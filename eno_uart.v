==> flow/design.v <==
module eno_uart(input wire clk,
		input wire rst,
		input wire [31:0] divider,
		input wire divider_access,
		input wire [7:0] tx_data,
		input wire tx_access,
		output wire [7:0] rx_data,
		input wire rx_access,
		output wire tx_idle,
		output wire rx_avail,
		output wire tx,
		input wire rx);
	reg [31:0] sample_divider;
	reg [31:0] sample_counter;
	wire counter_overflow = sample_counter == sample_divider;
	wire [31:0] next_counter = counter_overflow ?
					32'b0 : sample_counter + 1;
	wire sample_posedge =
		sample_counter == {1'b0, sample_divider[31:1]};
	always @ (posedge clk) begin
		if (~rst) begin
			sample_divider <= 32'hffffffff;
			sample_counter <= 32'h0;
		end else if (divider_access) begin
			sample_divider <= divider;
			sample_counter <= 32'h0;
		end else begin
			sample_counter <= next_counter;
		end
	end
	reg [9:0] tx_buf;
	reg [2:0] tx_counter;
	wire [2:0] next_tx_counter = sample_posedge ?
					tx_counter + 1 : tx_counter;
	wire [9:0] next_tx_buf = (next_tx_counter == 0) & sample_posedge ?
					{ 1'b0, tx_buf[9:1] } : tx_buf;
	wire tx_buf_valid = |tx_buf;
	assign tx_idle = ~tx_buf_valid;
	assign tx = tx_buf_valid ? tx_buf[0] : 1'b1;
	always @ (posedge clk) begin
		if (~rst) begin
			tx_buf <= 10'b0;
		end else if (tx_access & ~tx_buf_valid) begin
			tx_buf <= {1'b1, tx_data, 1'b0};
			tx_counter <= 3'h0;
		end else begin
			tx_buf <= next_tx_buf;
			tx_counter <= next_tx_counter;
		end
	end
	reg [7:0] rx_fifo[8];
	reg [2:0] rx_read_pos;
	reg [2:0] rx_write_pos;
	assign rx_avail = rx_read_pos != rx_write_pos;
	reg [9:0] rx_buf;
	reg [3:0] rx_bit_counter;
	reg [2:0] rx_sample_counter;
	wire rx_do_sample = sample_posedge & (rx_sample_counter == 3'd3);
	wire [3:0] next_rx_bit_counter = rx_bit_counter + 1;
	wire rx_ongoing = rx_bit_counter < 4'd10;
	wire rx_last_bit = next_rx_bit_counter == 4'd10;
	always @ (posedge clk) begin
		if (~rst) begin
			rx_bit_counter		<= 4'd10;
			rx_sample_counter	<= 3'b0;
		end else if (~rx_ongoing & ~rx) begin
			rx_bit_counter		<= 4'd0;
			rx_sample_counter	<= 3'b0;
		end else if (rx_do_sample & rx_ongoing) begin
			rx_bit_counter		<= next_rx_bit_counter;
			rx_sample_counter	<= rx_sample_counter + 1;
			rx_buf <= {rx, rx_buf[9:1]};
		end else if (sample_posedge & rx_ongoing) begin
			rx_sample_counter	<= rx_sample_counter + 1;
		end
	end
	assign rx_data = rx_fifo[rx_read_pos];
	always @ (posedge clk) begin
		if (~rst) begin
			rx_write_pos	<= 3'h0;
		end else if (sample_posedge & rx_last_bit & rx_do_sample) begin
			rx_write_pos		<= rx_write_pos + 1;
			rx_fifo[rx_write_pos]	<= rx_buf[9:2];
		end
		if (~rst) begin
			rx_read_pos	<= 3'h0;
		end else if (rx_access & rx_avail) begin
			rx_read_pos	<= rx_read_pos + 1;
		end
	end
endmodule
# Tool chain data of eno_uart
# The steps from the RTL of eno_uart to its reports follow in flow order.
# Line numbers count from 1 in the design file above.
# Operators carry their Yosys type and port widths (W data, S select, Z words).
# Cell names lack the library's common part.
# Not given: -
[design]
design = "eno_uart"
clock = "clk"
lib = "sky130hd"
lib_corner = "tt_025C_1v80"

# Elaborated design
# Yosys after proc, flatten, opt, wreduce and memory -nomap, before mapping. Print and check cells are not counted. Equal cells are merged and count once.
# Yosys's memory passes give these memory sizes; they may raise the number of words (mostly to a power of two), join words into wider ones and drop unused or constant bits.
[word_totals]
regBits = 100
ramBits = 64
clocked_rd_ports_x_width = 8
memories = 1
inputBits = 46
output_inout_bits = 11
word_cells = 63
[memory_table]
columns = ["memory", "words", "width", "read_ports", "write_ports", "line", "rtl"]
rows = [
  ["rx_fifo", 8, 8, 1, 1, 51, "reg [7:0] rx_fifo[8];"],
]
[classes]
add_sub_neg = 6
compare = 1
n_eq = 5
muxes = 16
bitwise = 14
n_reduce_logical = 9
[ops]
columns = ["operator", "n"]
rows = [
  ["$add A32 B1 Y32 const B", 1],
  ["$eq A32 B31 Y1", 1],
  ["$eq A32 B32 Y1", 1],
  ["$mux W3", 7],
  ["$mux W10", 2],
  ["$mux W8", 2],
  ["$add A3 B1 Y3 const B", 4],
  ["$reduce_or A10 Y1", 1],
  ["$and A1 B1 Y1", 9],
  ["$mux W4", 2],
  ["$reduce_bool A2 Y1", 3],
  ["$not A1 Y1", 5],
  ["$reduce_or A2 Y1", 2],
  ["$add A4 B1 Y4 const B", 1],
  ["$lt A4 B4 Y1 const B", 1],
  ["$eq A4 B4 Y1 const B", 1],
  ["$eq A3 B2 Y1 const B", 1],
  ["$ne A3 B3 Y1", 1],
  ["$logic_not A3 Y1", 1],
  ["$reduce_and A3 Y1", 1],
  ["$reduce_or A3 Y1", 1],
  ["$mux W1", 3],
]

# Depth
# Yosys ltp: most cells in a row. Word level: on the elaborated netlist, between registers, memories and ports. Mapped: between sequential cells and ports; inverters and the memories' decode and read muxes count.
[logic_depth]
word_depth = 6
abc_area = 0
depth_mapped = 8
mapped_depth_nobuf = 7

# Synthesis result
# Yosys stat after the flow's synthesis: flattened, memories mapped to cells. It holds for the ABC_AREA given above (unset counts as 0); a run with the other value may have another netlist.
[types]
columns = ["cell", "n", "type_area_um2"]
rows = [
  ["edfxtp_1", 75, 2252.16],
  ["dfxtp_1", 90, 1.8E+03],
  ["xor2_1", 86, 753.222],
  ["mux2i_1", 45, 450.432],
  ["mux4_2", 16, 360.346],
  ["nand2_1", 59, 221.462],
  ["nor2_1", 49, 183.926],
  ["xnor2_1", 17, 148.893],
  ["nor4_1", 17, 106.352],
  ["ha_1", 8, 100.096],
  ["nand3_1", 19, 95.091],
  ["clkbuf_1", 25, 93.84],
  ["mux2_2", 8, 90.086],
  ["a21boi_1", 8, 60.058],
  ["and3_1", 8, 50.048],
  ["nor3_1", 9, 45.043],
  ["nand4_1", 7, 43.792],
  ["nand2b_1", 5, 31.28],
]
# Other cell types: 26; their cells: 52.
[mapped]
stdcells = 603
synth_area_um2 = 7267.0
seqArea_um2 = 4053.9
flip_flops = 165
n_buf = 32

# Path before layout
# OpenSTA on the mapped netlist: ideal clock, no wires. The path of least setup slack (recovery checks aside). Input and output delay are each 20% of the period. Register names are those of the netlist, which keeps one name where synthesis merged equal registers.
[synth_timing]
kind = "reg-to-reg"
from = "register sample_counter[0]"
to = "register rx_buf[2]"
tclk_ps = 3720
setup_ps = 395
launch_ps = 0
arrival_ps = 2435
t_required_ps = 3325
setup_slack_ps = 890
path_delay_ps = 2830
driving_pins = 7
path_buffers = 1
synth_period_reached_ps = 2830
# "path_delay_ps" is the arrival time less input delay plus setup time.
# "driving_pins": output pins that drive a net of the path, with the launching flip-flop's if there is one; two outputs of one cell count as two.
# "synth_period_reached_ps" is the clock period less the worst setup slack; recovery checks do not enter. This is arithmetic on one report: input and output delays are still those of the set period (20% each).
# Between the ends stands the longest chain of elaborated cells between them, by number of cells; it is not shown to be the way that was timed. Of several equally long chains one is given.
# A line is the first line of the expression or statement that the cell stems from. Yosys adds cells for indexed reads and writes and turns some case tables into memories.
# A register here has more assigning lines than the two given.
[synth_between]
path_cell_list = "dfxtp_1 clkbuf_1 xor2_1 nor4_1 nand4_2 nor2_1 nor4bb_1"
elab_chain_cells = 4
cone_cells = 4
lines_between = 3
classes_between = "1 x eq/ne; 2 x logic; 1 x reduce/logical"
[synth_rtl]
columns = ["element", "line", "rtl"]
rows = [
  ["start: declaration", 14, "reg [31:0] sample_counter;"],
  ["start: assignment", 23, "sample_counter <= 32'h0;"],
  ["start: assignment", 28, "sample_counter <= next_counter;"],
  ["$eq A32 B31 Y1", 19, "sample_counter == {1'b0, sample_divider[31:1]};"],
  ["$and A1 B1 Y1", 58, "wire rx_do_sample = sample_posedge & (rx_sample_counter == 3'd3);"],
  ["$and A1 B1 Y1", 69, "end else if (rx_do_sample & rx_ongoing) begin"],
  ["$reduce_and A3 Y1", "-", ""],
  ["end: assignment", 72, "rx_buf <= {rx, rx_buf[9:1]};"],
  ["end: declaration", 55, "reg [9:0] rx_buf;"],
]

# Path in the finished layout
# From the final timing report of entry A: the path of least setup slack in the routed layout; clock arrival at registers is part of the times.
# The path's times are printed in steps of 10 ps; the period is the one set.
[layout_timing]
kind = "reg-to-output"
from = "register (name not given)"
to = "output rx_data[7]"
tclk_ps = 3210
output_delay_ps = 640
launch_ps = 420
arrival_ps = 2380
t_required_ps = 2570
setup_slack_ps = 190
driving_pins = 5
path_buffers = 2
[layout_between]
path_cell_list = "dfxtp_1 buf_4 mux4_2 mux2_2 clkdlybuf4s50_1"
[layout_rtl]
columns = ["element", "line", "rtl"]
rows = [
  ["end: declaration", 7, "output wire [7:0] rx_data,"],
]
# Chain of elaborated cells between the ends: none given.

# Flow measurements of eno_uart on sky130hd: 2 stored runs with different settings, listed in no order. Input and output delays are each 20% of the period that was set; the output load is 0.01 pF.
# "clock_period_reached_ps" means the clock period less the worst setup slack. The figure is calculated, with input and output delays left at 20% of the set period.
# "worst_path_time_ps" means the part of the period allowed to the worst setup path (the constraints hold back 20% at inputs and 20% at outputs) less its slack; where the path has registers, the arrival times of their clocks count too.
# "power.total_w": no workload was simulated; the value follows from the tool's default switching activity.
# "worst_path_time_ps" is known to 10 ps.

[[run]]
name = "entry A"
[run.settings]
period_ns = 3.21
CORE_UTILIZATION = 50
CAP_MARGIN = 20
CORE_MARGIN = 2
SLEW_MARGIN = 20
[run.results]
design_die_area_um2 = 15513.9
power.total_w = 0.004882
layout_stdcell_area_um2 = 8690.8
final_setup_tns_ps = 0
worst_path_time_ps = 2380
critical_path_kind = "reg-to-output"
yosys.chip_area_um2 = 7267.0
clock_period_reached_ps = 3020
setup_worst_slack_ps = 190

[[run]]
name = "entry B"
[run.settings]
period_ns = 2.53
CORE_UTILIZATION = 62
SETUP_SLACK_MARGIN = 0.55
PLACE_DENSITY = 0.62
TNS_END_PERCENT = 25
GPL_ROUTABILITY_DRIVEN = 0
CTS_CLUSTER_DIAMETER = 256
SLEW_MARGIN = 25
MIN_ROUTING_LAYER = "met2"
CAP_MARGIN = 20
CORE_MARGIN = 2
[run.results]
final_setup_tns_ps = 0
design_die_area_um2 = 12603.4
yosys.chip_area_um2 = 7267.0
setup_worst_slack_ps = 86
clock_period_reached_ps = 2444
layout_stdcell_area_um2 = 9291.4
worst_path_time_ps = 1940
critical_path_kind = "reg-to-output"
power.total_w = 0.006173
